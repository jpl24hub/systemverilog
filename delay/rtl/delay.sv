==> flow/design.v <==
`timescale 1ns / 1ps
module top (
    input clk, start,
    input [31:0] delay_in,
    output logic [31:0] done
);
integer count = 0;
always@(posedge clk)
begin
    if (start == 1) begin
        if (count < delay_in) begin
            count <= count + 1;
            done <= 32'h00000000;
        end
        else begin
            count <= 0;
            done <= 32'hFFFFFFFF;
        end
    end
end
endmodule
## From RTL to reports: top

Tool output for the design above, in the order of the flow.
Line numbers count from 1 in the design file above.
Cell names lack the library's common part.
A cell with -- has no value.

- Top: top
- Clock input: clk
- Standard-cell library: sky130hd
- Timing corner: tt_025C_1v80

## Elaborated design

Counts by Yosys on the flattened word-level netlist (proc, flatten, opt, wreduce; memories kept). Register bits leave out memories and registers merged into their read ports (data or address); mux counts leave out enables and synchronous resets folded into registers. Print and check cells are left out. Cells with the same type and inputs are merged into one.

- Add/subtract/negate cells: 1
- Order comparisons: 1
- Mux-type cells: 1

Operators by type and width:

| cell | count |
|---|---|
| 32-bit by 2-bit adder with 32-bit output (second input constant) | 1 |
| 32-bit < comparator | 1 |
| 32-bit 2-to-1 mux | 1 |

- Register bits after elaboration: 64
- Input bits: 34
- Output and inout bits: 32
- Word-level cells: 5

## Longest topological paths

Depth = most cells in a row (Yosys ltp): at word level without a register or memory, in the mapped netlist without a sequential cell, where the memories' decode and read muxes count.

- Depth in word-level cells: 2
- ABC_AREA: 0
- Mapped depth: 8
- Gate-level depth less buffers: 7

## Mapped cells and area

Source: synth_stat.txt of the flow (Yosys; design flattened, memories mapped). It holds for the ABC_AREA given above (unset counts as 0); a run with the other value may have another netlist.
Totals and module areas in this step are rounded.

Cells by type:

| cell type | count | total area (um^2) |
|---|---|---|
| edfxtp_1 | 33 | 990.95 |
| ha_1 | 32 | 400.384 |
| a211oi_2 | 22 | 275.264 |
| buf_4 | 32 | 240.23 |
| xor2_1 | 25 | 218.96 |
| inv_1 | 34 | 127.622 |
| nand4_1 | 18 | 112.608 |
| a211oi_1 | 11 | 82.579 |
| nand2_1 | 17 | 63.811 |
| a21oi_1 | 12 | 60.058 |
| and4_1 | 5 | 43.792 |
| xnor2_1 | 5 | 43.792 |
| nand3_1 | 8 | 40.038 |
| a21o_1 | 5 | 37.536 |
| buf_6 | 3 | 33.782 |
| and3_1 | 5 | 31.28 |
| a2111oi_4 | 1 | 27.526 |
| buf_2 | 5 | 25.024 |

Other cell types: 19; their cells: 28.

- Cells in the netlist: 301
- Synthesis area: 3075 um^2
- Area of sequential cells: 991.0 um^2
- Flip-flops: 33
- Buffers: 41

## Worst setup path after synthesis

Path of least setup slack by OpenSTA after synthesis, without wires, with an ideal clock, recovery checks aside; 20% of the period is set as input and as output delay. Where synthesis merged equal registers, the netlist keeps one of their names.

- Kind: input to register
- From: in delay_in[13]
- To: reg done[30]
- Period: 2.76 ns
- Input delay: 0.552 ns
- Library setup time: 0.254 ns
- Time at the first pin: 0.552 ns
- Arrival: 2.063 ns
- Data required time: 2.506 ns
- Path slack: 0.443 ns
- Path delay: 1.765 ns
- Stages: 8
- Buffers on the path: 1
- Synthesis period reached: 2.317 ns

"path delay" = arrival - input delay + setup time.
"stages": output pins that drive a net of the path, with the launching flip-flop's if there is one; two outputs of one cell count as two.
"synthesis period reached" = period - worst setup slack (recovery checks aside). The figure is calculated, with input and output delays left at 20% of the set period.
The rows between start and end are the longest chain of elaborated cells between them; the timing report does not say that the signal goes this way. Where chains are equally long, one stands for them.
Each line given opens the expression or statement behind the cell; cells for indexed reads and writes are added by Yosys, which also makes memories of some case tables.

- Cells stage by stage: inv_1 > ha_1 > a21o_1 > a21o_1 > a2111oi_4 > nand3_4 > buf_6 > a21o_1
- Length of the longest elaborated chain: 2
- Elaborated cells on any way between the ends: 2
- Source lines of those cells: 1
- Classes of those cells: compare: 1; mux: 1

RTL lines, path post-synthesis:

| what | RTL line | RTL |
|---|---|---|
| start, declared | 4 | `input [31:0] delay_in,` |
| 32-bit < comparator | 11 | `if (count < delay_in) begin` |
| 32-bit 2-to-1 mux | 11 |  |
| end, assigned | 13 | `done <= 32'h00000000;` |
| end, assigned | 17 | `done <= 32'hFFFFFFFF;` |
| end, declared | 5 | `output logic [31:0] done` |

## Path in the finished layout

Path of least setup slack in the final report of record 1 (OpenROAD, finished layout, wires in). Where an end is a register, its clock arrival counts in the times.

- Kind: input to register
- From: in delay_in[20]
- To: reg count[19]
- Period: 2.31 ns
- Input delay: 0.46 ns
- Library setup time: 0.25 ns
- Time at the first pin: 0.46 ns
- Arrival: 2.36 ns
- Data required time: 2.36 ns
- Path slack: 0.01 ns
- Stages: 10
- Buffers on the path: 3

The rows between start and end are the longest chain of elaborated cells between them; the timing report does not say that the signal goes this way. Where chains are equally long, one stands for them.

- Cells stage by stage: clkdlybuf4s50_1 > inv_1 > ha_4 > nand2_2 > nor2_2 > a211oi_2 > o31ai_4 > buf_4 > bufbuf_16 > a211oi_1
- Length of the longest elaborated chain: 1
- Elaborated cells on any way between the ends: 1
- Source lines of those cells: 1
- Classes of those cells: compare: 1

RTL lines, path after layout:

| what | RTL line | RTL |
|---|---|---|
| start, declared | 4 | `input [31:0] delay_in,` |
| 32-bit < comparator | 11 | `if (count < delay_in) begin` |
| end, assigned | 12 | `count <= count + 1;` |
| end, assigned | 16 | `count <= 0;` |
| end, declared | 7 | `integer count = 0;` |

Lab notebook: top

Below are 2 stored runs of the flow (Yosys, OpenROAD; platform sky130hd) on top, each with its settings and what was measured, unordered. Constraints: input delay and output delay 20% of the set period each, output load 0.01 pF.
"period reached" means the clock period less the worst setup slack. The figure is calculated, with input and output delays left at 20% of the set period.
By "allowed time less slack (worst setup path)" is meant the share of the clock period that the worst setup path is allowed (20% is reserved at inputs, 20% at outputs), minus its slack. Clock arrival times at its registers enter into it.
"overall power": no workload was simulated; the value follows from the tool's default switching activity.
The results are shown rounded.

### Record 1

==> flow/run.sh <==
#!/bin/bash
# the make line also repeats the synthesis and layout settings of config.mk as NAME=value (left out here)
make -C /OpenROAD-flow-scripts/flow DESIGN_CONFIG=/design/flow/config.mk WORK_HOME=/design/flow/orfs CLKGATE_MAP_FILE= finish
==> flow/config.mk <==
export PLATFORM = sky130hd
export DESIGN_NAME = top
export DESIGN_NICKNAME = top
export VERILOG_FILES = /design/flow/design.v
export SDC_FILE = /design/flow/constraint.sdc
export NUM_CORES = 4
export LEC_CHECK = 0
export CAP_MARGIN = 20
export CORE_MARGIN = 8
export CORE_UTILIZATION = 50
export GPL_ROUTABILITY_DRIVEN = 0
export GPL_TIMING_DRIVEN = 1
export MAX_ROUTING_LAYER = met4
export PLACE_DENSITY_LB_ADDON = 0.19
export SETUP_SLACK_MARGIN = 0.68
export SLEW_MARGIN = 25
export TNS_END_PERCENT = 30
==> flow/constraint.sdc <==
create_clock -name core_clock -period 2.31 [get_ports {clk}]
set_input_delay 0.4620 -clock core_clock [delete_from_list [all_inputs] [get_ports {clk}]]
set_output_delay 0.4620 -clock core_clock [all_outputs]
set_load 0.01 [all_outputs]

Results of record 1:
- Standard-cell area of the final layout: 4738 um^2
- Worst hold slack after layout: 0.690 ns
- Overall power: 2532 µW
- Allowed time less slack (worst setup path): 1.84 ns
- Class of the worst setup path: input to register
- Cell area after synthesis: 3075 um^2
- Setup total negative slack: 0.000 ns
- Worst setup slack after layout: 0.006 ns
- Period reached: 2.304 ns
- Area inside the die boundary: 8916 um^2

### Record 2

==> flow/run.sh <==
#!/bin/bash
# the make line also repeats the synthesis and layout settings of config.mk as NAME=value (left out here)
make -C /OpenROAD-flow-scripts/flow DESIGN_CONFIG=/design/flow/config.mk WORK_HOME=/design/flow/orfs CLKGATE_MAP_FILE= finish
==> flow/config.mk <==
export PLATFORM = sky130hd
export DESIGN_NAME = top
export DESIGN_NICKNAME = top
export VERILOG_FILES = /design/flow/design.v
export SDC_FILE = /design/flow/constraint.sdc
export NUM_CORES = 4
export LEC_CHECK = 0
export CAP_MARGIN = 20
export CELL_PAD_IN_SITES_DETAIL_PLACEMENT = 2
export CORE_ASPECT_RATIO = 1.19
export CORE_MARGIN = 2
export CORE_UTILIZATION = 43
export CTS_CLUSTER_DIAMETER = 125
export CTS_CLUSTER_SIZE = 66
export HOLD_SLACK_MARGIN = 0.28
export PLACE_DENSITY = 0.44
export SLEW_MARGIN = 20
==> flow/constraint.sdc <==
create_clock -name core_clock -period 2.47 [get_ports {clk}]
set_input_delay 0.4940 -clock core_clock [delete_from_list [all_inputs] [get_ports {clk}]]
set_output_delay 0.4940 -clock core_clock [all_outputs]
set_load 0.01 [all_outputs]

Outcome of record 2: unfinished; error DPL-0033 in routing
